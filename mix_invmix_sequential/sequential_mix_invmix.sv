==> flow/design.v <==
module sequential_mix_invmix(
  input bit clk,control,reset, input logic[7:0]A,B,C,D, output logic[7:0]P,Q,R,S 
);
   logic [7:0]Ain,Bin,Cin,Din,Pout,Qout,Rout,Sout;
  logic controlin;
  mixColumns_Invmixcolumns DUT (.A(Ain), .P(Pout), .B(Bin), .C(Cin), .D(Din), .Q(Qout), .R(Rout), .S(Sout), .control(controlin));
  always_ff@(posedge clk or negedge reset)
    begin
      if(!reset) 
        begin
       		Ain <= '0;
      	 	Bin <= '0;
       		Cin <= '0;
       		Din <= '0;
       		controlin <= '0;
      end
      else 
        begin
       		Ain <= A;
       		Bin <= B;
       		Cin <= C;
       		Din <= D;
       		controlin <= control;
        end
    end
  always_ff@(posedge clk or negedge reset)
    begin
      if(!reset)
        begin
     		 P <= '0;
      		 Q <= '0;
      		 R <= '0;
      		 S <= '0;
    	end
     else 
       begin
      		P <= Pout;
      		Q <= Qout;
      		R <= Rout;
      		S <= Sout;
       end
  end
endmodule
module mixColumns_Invmixcolumns (
  input [7:0]A,B,C,D,
  input logic control,
  input bit clk,
  output [7:0]P,Q,R,S
);
  column_1 mulby2311(.A(A),.B(B), .C(C), .D(D), .P(P), .control(control));
  column_2 mulby1231(.A(A),.B(B), .C(C), .D(D), .Q(Q), .control(control));
  column_3 mulby1123(.A(A),.B(B), .C(C), .D(D), .R(R), .control(control));
  column_4 mulby3112(.A(A),.B(B), .C(C), .D(D), .S(S), .control(control));
endmodule
module column_1(input logic [7:0]A,B,C,D, input logic control, output logic [7:0]P);
  logic [7:0]temp_P1,temp_P2,temp1,temp2,temp3,temp4;
  assign temp_P1 = {A[6],A[5],A[4],(A[3]^A[7]),(A[2]^A[7]),A[1],(A[0]^A[7]),A[7]};  
  assign temp_P2 = {(B[6]^B[7]),            
                    (B[5]^B[6]), 
                    (B[4]^B[5]), 
                    (B[3]^B[7]^B[4]), 
                    (B[2]^B[7]^B[3]), 
                    (B[1]^B[2]),
                    (B[0]^B[7]^B[1]),
                    (B[7]^B[0]) };           
 assign temp1 =  {(A[6]^A[5]^A[4]),       
                  (A[3]^A[4]^A[5]^A[7]),
                  (A[2]^A[3]^A[4]^A[6]),
                  (A[1]^A[2]^A[3]^A[5]),
                  (A[0]^A[1]^A[2]^A[5]^A[6]),
                  (A[0]^A[1]^A[6]),
                  (A[0]^A[5]),
                  (A[5]^A[6]^A[7]) };     
  assign temp2 = {(B[4]^B[6]^B[7]),                  
                  (B[3]^B[5]^B[6]^B[7]),
                  (B[2]^B[4]^B[5]^B[6]^B[7]),
                  (B[1]^B[3]^B[4]^B[5]^B[6]^B[7]),
                  (B[0]^B[2]^B[3]^B[5]),
                  (B[1]^B[2]^B[6]^B[7]),
                  (B[0]^B[1]^B[5]^B[6]^B[7]),
                  (B[0]^B[5]^B[7]) };                
  assign temp3 = {(C[4]^C[5]^C[7]),                   
                  (C[3]^C[4]^C[6]^C[7]),
                  (C[2]^C[3]^C[5]^C[6]),
                  (C[1]^C[2]^C[4]^C[5]^C[7]),
                  (C[0]^C[1]^C[3]^C[5]^C[6]^C[7]),
                  (C[0]^C[2]^C[6]),
                  (C[1]^C[5]^C[7]),
                  (C[0]^C[5]^C[6]) };                 
  assign temp4 = {(D[4]^D[7]),                           
                  (D[3]^D[6]^D[7]),
                  (D[2]^D[5]^D[6]^D[7]),
                  (D[1]^D[4]^D[5]^D[6]),
                  (D[0]^D[3]^D[5]^D[7]),
                  (D[2]^D[6]^D[7]),
                  (D[1]^D[5]^D[6]),
                  (D[0]^D[5]) };                        
  assign P = control?(C^temp_P2^temp_P1^D):(temp1^temp2^temp3^temp4); 
endmodule
module column_2(input logic [7:0]A,B,C,D, input logic control, output logic [7:0]Q);
  logic [7:0]temp_P1,temp_P2,temp1,temp2,temp3,temp4;
  assign temp_P1 = {B[6],B[5],B[4],(B[3]^B[7]),(B[2]^B[7]),B[1],(B[0]^B[7]),B[7]};  
  assign temp_P2 = {(C[6]^C[7]),                        
                    (C[5]^C[6]), 
                    (C[4]^C[5]), 
                    (C[3]^C[7]^C[4]), 
                    (C[2]^C[7]^C[3]), 
                    (C[1]^C[2]),
                    (C[0]^C[7]^C[1]),
                    (C[7]^C[0]) };                      
  assign temp1 = {(B[6]^B[5]^B[4]),                     
                  (B[3]^B[4]^B[5]^B[7]),
                  (B[2]^B[3]^B[4]^B[6]),
                  (B[1]^B[2]^B[3]^B[5]),
                  (B[0]^B[1]^B[2]^B[5]^B[6]),
                  (B[0]^B[1]^B[6]),
                  (B[0]^B[5]),
                  (B[5]^B[6]^B[7]) };                   
  assign temp2 = {(C[4]^C[6]^C[7]),                      
                  (C[3]^C[5]^C[6]^C[7]),
                  (C[2]^C[4]^C[5]^C[6]^C[7]),
                  (C[1]^C[3]^C[4]^C[5]^C[6]^C[7]),
                  (C[0]^C[2]^C[3]^C[5]),
                  (C[1]^C[2]^C[6]^C[7]),
                  (C[0]^C[1]^C[5]^C[6]^C[7]),
                  (C[0]^C[5]^C[7]) };                     
  assign temp3 = {(D[4]^D[5]^D[7]),                        
                  (D[3]^D[4]^D[6]^D[7]),
                  (D[2]^D[3]^D[5]^D[6]),
                  (D[1]^D[2]^D[4]^D[5]^D[7]),
                  (D[0]^D[1]^D[3]^D[5]^D[6]^D[7]),
                  (D[0]^D[2]^D[6]),
                  (D[1]^D[5]^D[7]),
                  (D[0]^D[5]^D[6]) };                     
  assign temp4 = {(A[4]^A[7]),                              
                  (A[3]^A[6]^A[7]),
                  (A[2]^A[5]^A[6]^A[7]),
                  (A[1]^A[4]^A[5]^A[6]),
                  (A[0]^A[3]^A[5]^A[7]),
                  (A[2]^A[6]^A[7]),
                  (A[1]^A[5]^A[6]),
                  (A[0]^A[5]) };                             
  assign Q = control?(A^temp_P2^temp_P1^D):(temp1^temp2^temp3^temp4); 
endmodule
module column_3(input logic [7:0]A,B,C,D, input logic control,output logic [7:0]R);
  logic [7:0]temp_P1,temp_P2,temp1,temp2,temp3,temp4;
  assign temp_P1 = {C[6],C[5],C[4],(C[3]^C[7]),(C[2]^C[7]),C[1],(C[0]^C[7]),C[7]};  
  assign temp_P2 = {(D[6]^D[7]),            
                    (D[5]^D[6]), 
                    (D[4]^D[5]), 
                    (D[3]^D[7]^D[4]), 
                    (D[2]^D[7]^D[3]), 
                    (D[1]^D[2]),
                    (D[0]^D[7]^D[1]),
                    (D[7]^D[0]) };           
  assign temp1 = {(C[6]^C[5]^C[4]),              
                  (C[3]^C[4]^C[5]^C[7]),
                  (C[2]^C[3]^C[4]^C[6]),
                  (C[1]^C[2]^C[3]^C[5]),
                  (C[0]^C[1]^C[2]^C[5]^C[6]),
                  (C[0]^C[1]^C[6]),
                  (C[0]^C[5]),
                  (C[5]^C[6]^C[7]) };           
  assign temp2 = {(D[4]^D[6]^D[7]),                  
                  (D[3]^D[5]^D[6]^D[7]),
                  (D[2]^D[4]^D[5]^D[6]^D[7]),
                  (D[1]^D[3]^D[4]^D[5]^D[6]^D[7]),
                  (D[0]^D[2]^D[3]^D[5]),
                  (D[1]^D[2]^D[6]^D[7]),
                  (D[0]^D[1]^D[5]^D[6]^D[7]),
                  (D[0]^D[5]^D[7]) };                
  assign temp3 = {(A[4]^A[5]^A[7]),                   
                  (A[3]^A[4]^A[6]^A[7]),
                  (A[2]^A[3]^A[5]^A[6]),
                  (A[1]^A[2]^A[4]^A[5]^A[7]),
                  (A[0]^A[1]^A[3]^A[5]^A[6]^A[7]),
                  (A[0]^A[2]^A[6]),
                  (A[1]^A[5]^A[7]),
                  (A[0]^A[5]^A[6]) };                 
  assign temp4 = {(B[4]^B[7]),                           
                  (B[3]^B[6]^B[7]),
                  (B[2]^B[5]^B[6]^B[7]),
                  (B[1]^B[4]^B[5]^B[6]),
                  (B[0]^B[3]^B[5]^B[7]),
                  (B[2]^B[6]^B[7]),
                  (B[1]^B[5]^B[6]),
                  (B[0]^B[5]) };                    
  assign R = control?(A^temp_P2^temp_P1^B):(temp1^temp2^temp3^temp4); 
endmodule
module column_4(input logic [7:0]A,B,C,D, input logic control, output logic [7:0]S);
  logic [7:0]temp_P1,temp_P2,temp1,temp2,temp3,temp4;
  assign temp_P1 = {D[6],D[5],D[4],(D[3]^D[7]),(D[2]^D[7]),D[1],(D[0]^D[7]),D[7]};  
  assign temp_P2 = {(A[6]^A[7]),            
                    (A[5]^A[6]), 
                    (A[4]^A[5]), 
                    (A[3]^A[7]^A[4]), 
                    (A[2]^A[7]^A[3]), 
                    (A[1]^A[2]),
                    (A[0]^A[7]^A[1]),
                    (A[7]^A[0]) };           
  assign temp1 = {(D[6]^D[5]^D[4]),       
                  (D[3]^D[4]^D[5]^D[7]),
                  (D[2]^D[3]^D[4]^D[6]),
                  (D[1]^D[2]^D[3]^D[5]),
                  (D[0]^D[1]^D[2]^D[5]^D[6]),
                  (D[0]^D[1]^D[6]),
                  (D[0]^D[5]),
                  (D[5]^D[6]^D[7]) };         
  assign temp2 = {(A[4]^A[6]^A[7]),                  
                  (A[3]^A[5]^A[6]^A[7]),
                  (A[2]^A[4]^A[5]^A[6]^A[7]),
                  (A[1]^A[3]^A[4]^A[5]^A[6]^A[7]),
                  (A[0]^A[2]^A[3]^A[5]),
                  (A[1]^A[2]^A[6]^A[7]),
                  (A[0]^A[1]^A[5]^A[6]^A[7]),
                  (A[0]^A[5]^A[7]) };                
  assign temp3 = {(B[4]^B[5]^B[7]),                   
                  (B[3]^B[4]^B[6]^B[7]),
                  (B[2]^B[3]^B[5]^B[6]),
                  (B[1]^B[2]^B[4]^B[5]^B[7]),
                  (B[0]^B[1]^B[3]^B[5]^B[6]^B[7]),
                  (B[0]^B[2]^B[6]),
                  (B[1]^B[5]^B[7]),
                  (B[0]^B[5]^B[6]) };                 
  assign temp4 = {(C[4]^C[7]),                           
                  (C[3]^C[6]^C[7]),
                  (C[2]^C[5]^C[6]^C[7]),
                  (C[1]^C[4]^C[5]^C[6]),
                  (C[0]^C[3]^C[5]^C[7]),
                  (C[2]^C[6]^C[7]),
                  (C[1]^C[5]^C[6]),
                  (C[0]^C[5]) };                
  assign S = control?(B^temp_P2^temp_P1^C):(temp1^temp2^temp3^temp4); 
endmodule
Reports on sequential_mix_invmix. The steps from the RTL of sequential_mix_invmix to its reports follow in flow order. Line numbers count from 1 in the design file above. Operators: Yosys type, input widths -> output width; for muxes data width and select width s. Library cell names are shortened. The mark - stands for no value.

Design top: sequential_mix_invmix. Clock input: clk. Standard-cell library: sky130hd. Timing corner: tt_025C_1v80.

Elaborated design. Source: Yosys, flattened and elaborated, memories not mapped. Widths are those after wreduce; folded enables and synchronous resets count as part of the registers. Registers that Yosys merges into a memory's read port (data or address) are not register bits. Print and check cells do not count. Equal cells are merged and count once.

Under bits in registers stands 65.

Under muxes and demuxes stands 4. Bitwise logic cells: 344.

Operator list (number): $xor 1x1->1 (320); $xor 8x8->8 (24); $mux 8 (4).

Longest topological paths. Longest topological path by Yosys (ltp), each cell counted once; first at word level (registers and memories cut), then after technology mapping (sequential cells cut; the memories' decode and read muxes count).

The figure for word-level depth is 9. Under ABC_AREA stands 0. The entry for gate-level depth with buffers reads 6. The entry for mapped depth without buffers reads 5.

Netlist. The flow's flattened synthesis, as Yosys stat reports it; memories are mapped. The netlist is that of the ABC_AREA named above (0 if unset); the other value can give another one.

Standard cells after synthesis: 363. The entry for synthesis area reads 4628.2 µm². Mapped flip-flops: 65. Under buffers stands 31.

Cell types: dfrtp_1 (number 65, area in all 1626.56 µm²); xnor2_1 (number 131, area in all 1147.35 µm²); xnor3_1 (number 28, area in all 630.605 µm²); xor2_1 (number 44, area in all 385.37 µm²); xor3_1 (number 6, area in all 142.637 µm²); xnor2_4 (number 4, area in all 110.106 µm²); buf_2 (number 15, area in all 75.072 µm²); xnor2_2 (number 4, area in all 65.062 µm²); nand2_1 (number 14, area in all 52.55 µm²); xnor3_4 (number 2, area in all 52.55 µm²); mux2i_1 (number 5, area in all 50.048 µm²); o21ai_0 (number 8, area in all 40.038 µm²); buf_4 (number 5, area in all 37.536 µm²); clkbuf_1 (number 9, area in all 33.782 µm²); nor2_1 (number 9, area in all 33.782 µm²); xor3_2 (number 1, area in all 25.024 µm²); xnor3_2 (number 1, area in all 23.773 µm²); buf_6 (number 2, area in all 22.522 µm²).

Other cell types: 6; their cells: 10. By module: a second synthesis without flattening, with its own total; a netlist apart from the flattened one above.

The entry for cell total of the unflattened synthesis reads 386. Area total of the unflattened synthesis: 4789.6 µm².

Rows give one instance, submodules left out.

Modules: sequential_mix_invmix (instances 1, cells 65, area 1626.6 µm²); column_1 (instances 1, cells 81, area 800.8 µm²); column_3 (instances 1, cells 81, area 800.8 µm²); column_4 (instances 1, cells 81, area 800.8 µm²); column_2 (instances 1, cells 78, area 760.7 µm²); mixColumns_Invmixcolumns (instances 1, cells 0, area 0.0 µm²).

Path before layout. Source: OpenSTA report_checks on the synthesized netlist (no wires, ideal clock, input and output delay 20% of the period each), path of least setup slack; recovery checks are left aside. Register names are those of the netlist, which keeps one name where synthesis merged equal registers.

Path kind: reg-to-reg. From: register Din[6]. To: register Q[3]. For clock period the number is 2.4 ns. The figure for library setup time is 0.079 ns. Arrival: 1.914 ns. Required time: 2.321 ns. For slack the number is 0.407 ns. Delay of the path: 1.993 ns. The figure for driving pins on the path is 7. For buffers on the path the number is 1. The entry for synthesis period reached reads 1.993 ns.

"delay of the path" is the arrival time less input delay plus setup time. "driving pins on the path" counts driving pins, that of a launching flip-flop among them; a cell with two outputs on the path counts twice. "synthesis period reached" is the clock period less the worst setup slack; recovery checks do not enter. This is arithmetic on one report: input and output delays are still those of the set period (20% each). Between the ends stands the longest chain of elaborated cells between them, by number of cells; it is not shown to be the way that was timed. Of several equally long chains one is given. A line is the first line of the expression or statement that the cell stems from. Yosys adds cells for indexed reads and writes and turns some case tables into memories.

Cell sequence: dfrtp_1 -> buf_6 -> xnor3_1 -> xnor3_2 -> xnor3_1 -> o21ai_2 -> xor2_1. The entry for cells in the longest elaborated chain reads 5.

RTL lines, path after synthesis: start: declaration (line 4) `logic [7:0]Ain,Bin,Cin,Din,Pout,Qout,Rout,Sout;`; start: assignment (line 14) `Din <= '0;`; start: assignment (line 22) `Din <= D;`; $xor 1x1->1 x2 (line 131) `(D[0]^D[1]^D[3]^D[5]^D[6]^D[7]),`; $xor 8x8->8 x2 (line 143) `assign Q = control?(A^temp_P2^temp_P1^D):(temp1^temp2^temp3^temp4);`; $mux 8 (line 143); end: assignment (line 31) `Q <= '0;`; end: assignment (line 38) `Q <= Qout;`; end: declaration (line 2) `input bit clk,control,reset, input logic[7:0]A,B,C,D, output logic[7:0]P,Q,R,S`.

Worst path after layout. From the final timing report of stored run 1: the path of least setup slack in the routed layout; clock arrival at registers is part of the times.

Path kind: reg-to-reg. From: register Ain[6]. To: register S[4]. For clock period the number is 2.47 ns. The figure for library setup time is 0.10 ns. Arrival: 2.43 ns. Required time: 2.71 ns. For slack the number is 0.28 ns. The figure for driving pins on the path is 6. For buffers on the path the number is 0.

Between the ends stands the longest chain of elaborated cells between them, by number of cells; it is not shown to be the way that was timed. Of several equally long chains one is given.

Cell sequence: dfrtp_1 -> xnor2_1 -> xnor2_1 -> xor2_1 -> xnor3_1 -> o21a_1. The entry for cells in the longest elaborated chain reads 6.

RTL lines, path post-layout: start: declaration (line 4) `logic [7:0]Ain,Bin,Cin,Din,Pout,Qout,Rout,Sout;`; start: assignment (line 11) `Ain <= '0;`; start: assignment (line 19) `Ain <= A;`; $xor 1x1->1 x2 (line 212) `(A[1]^A[3]^A[4]^A[5]^A[6]^A[7]),`; $xor 8x8->8 x3 (line 233) `assign S = control?(B^temp_P2^temp_P1^C):(temp1^temp2^temp3^temp4);`; $mux 8 (line 233); end: assignment (line 33) `S <= '0;`; end: assignment (line 40) `S <= Sout;`; end: declaration (line 2) `input bit clk,control,reset, input logic[7:0]A,B,C,D, output logic[7:0]P,Q,R,S`.

==> runs of sequential_mix_invmix <==
Stored flow runs of sequential_mix_invmix (2 of them; Yosys, OpenROAD, sky130hd). They differ in their settings and are not a sequence. Constraints: input delay and output delay 20% of the set period each, output load 0.01 pF. "clock period achieved" is the run's clock period less its worst setup slack. It is reckoned from that one timing run; input and output delays stay at 20% of the period that was set. "time of the worst setup path" means the part of the period allowed to the worst setup path (the constraints hold back 20% at inputs and 20% at outputs) less its slack; where the path has registers, the arrival times of their clocks count too. By "total power after layout" is meant OpenSTA's value without simulated activity: inputs other than the clock are taken to toggle once in ten clock periods, and the tool carries that through the logic.

Files of stored run 1:
==> flow/run.sh <==
#!/bin/bash
# the make line also repeats the synthesis and layout settings of config.mk as NAME=value (left out here)
make -C /OpenROAD-flow-scripts/flow DESIGN_CONFIG=/design/flow/config.mk WORK_HOME=/design/flow/orfs CLKGATE_MAP_FILE= finish
==> flow/config.mk <==
export PLATFORM = sky130hd
export DESIGN_NAME = sequential_mix_invmix
export DESIGN_NICKNAME = sequential_mix_invmix
export VERILOG_FILES = /design/flow/design.v
export SDC_FILE = /design/flow/constraint.sdc
export NUM_CORES = 4
export LEC_CHECK = 0
export CAP_MARGIN = 10
export CORE_MARGIN = 3
export CORE_UTILIZATION = 48
export PLACE_DENSITY_LB_ADDON = 0.27
export SETUP_SLACK_MARGIN = 0.25
export SLEW_MARGIN = 20
==> flow/constraint.sdc <==
create_clock -name core_clock -period 2.47 [get_ports {clk}]
set_input_delay 0.4940 -clock core_clock [delete_from_list [all_inputs] [get_ports {clk}]]
set_output_delay 0.4940 -clock core_clock [all_outputs]
set_load 0.01 [all_outputs]

Results of stored run 1. The measured area of the synthesized netlist is 4628.2 µm². The area of the die comes to 10856.6 µm². The standard-cell area after layout stands at 5714.2 µm². The post-layout utilization is 0.615. The setup slack of the worst path reads 0.282 ns. The total negative slack is 0.000 ns. The measured total power after layout is 4.695 mW. For the clock period achieved the run shows 2.188 ns. The time of the worst setup path is 2.19 ns. Class of the worst setup path: reg-to-reg.

Files of stored run 2:
==> flow/run.sh <==
#!/bin/bash
# the make line also repeats the synthesis and layout settings of config.mk as NAME=value (left out here)
make -C /OpenROAD-flow-scripts/flow DESIGN_CONFIG=/design/flow/config.mk WORK_HOME=/design/flow/orfs CLKGATE_MAP_FILE= finish
==> flow/config.mk <==
export PLATFORM = sky130hd
export DESIGN_NAME = sequential_mix_invmix
export DESIGN_NICKNAME = sequential_mix_invmix
export VERILOG_FILES = /design/flow/design.v
export SDC_FILE = /design/flow/constraint.sdc
export NUM_CORES = 4
export LEC_CHECK = 0
export CAP_MARGIN = 20
export CORE_MARGIN = 2
export CORE_UTILIZATION = 62
export CTS_CLUSTER_DIAMETER = 27
export CTS_CLUSTER_SIZE = 78
export GPL_ROUTABILITY_DRIVEN = 1
export GPL_TIMING_DRIVEN = 0
export PLACE_DENSITY = 0.67
export SETUP_SLACK_MARGIN = 0.47
export SLEW_MARGIN = 20
==> flow/constraint.sdc <==
create_clock -name core_clock -period 1.73 [get_ports {clk}]
set_input_delay 0.3460 -clock core_clock [delete_from_list [all_inputs] [get_ports {clk}]]
set_output_delay 0.3460 -clock core_clock [all_outputs]
set_load 0.01 [all_outputs]

Outcome of stored run 2: unfinished; error DPL-0033 in routing.
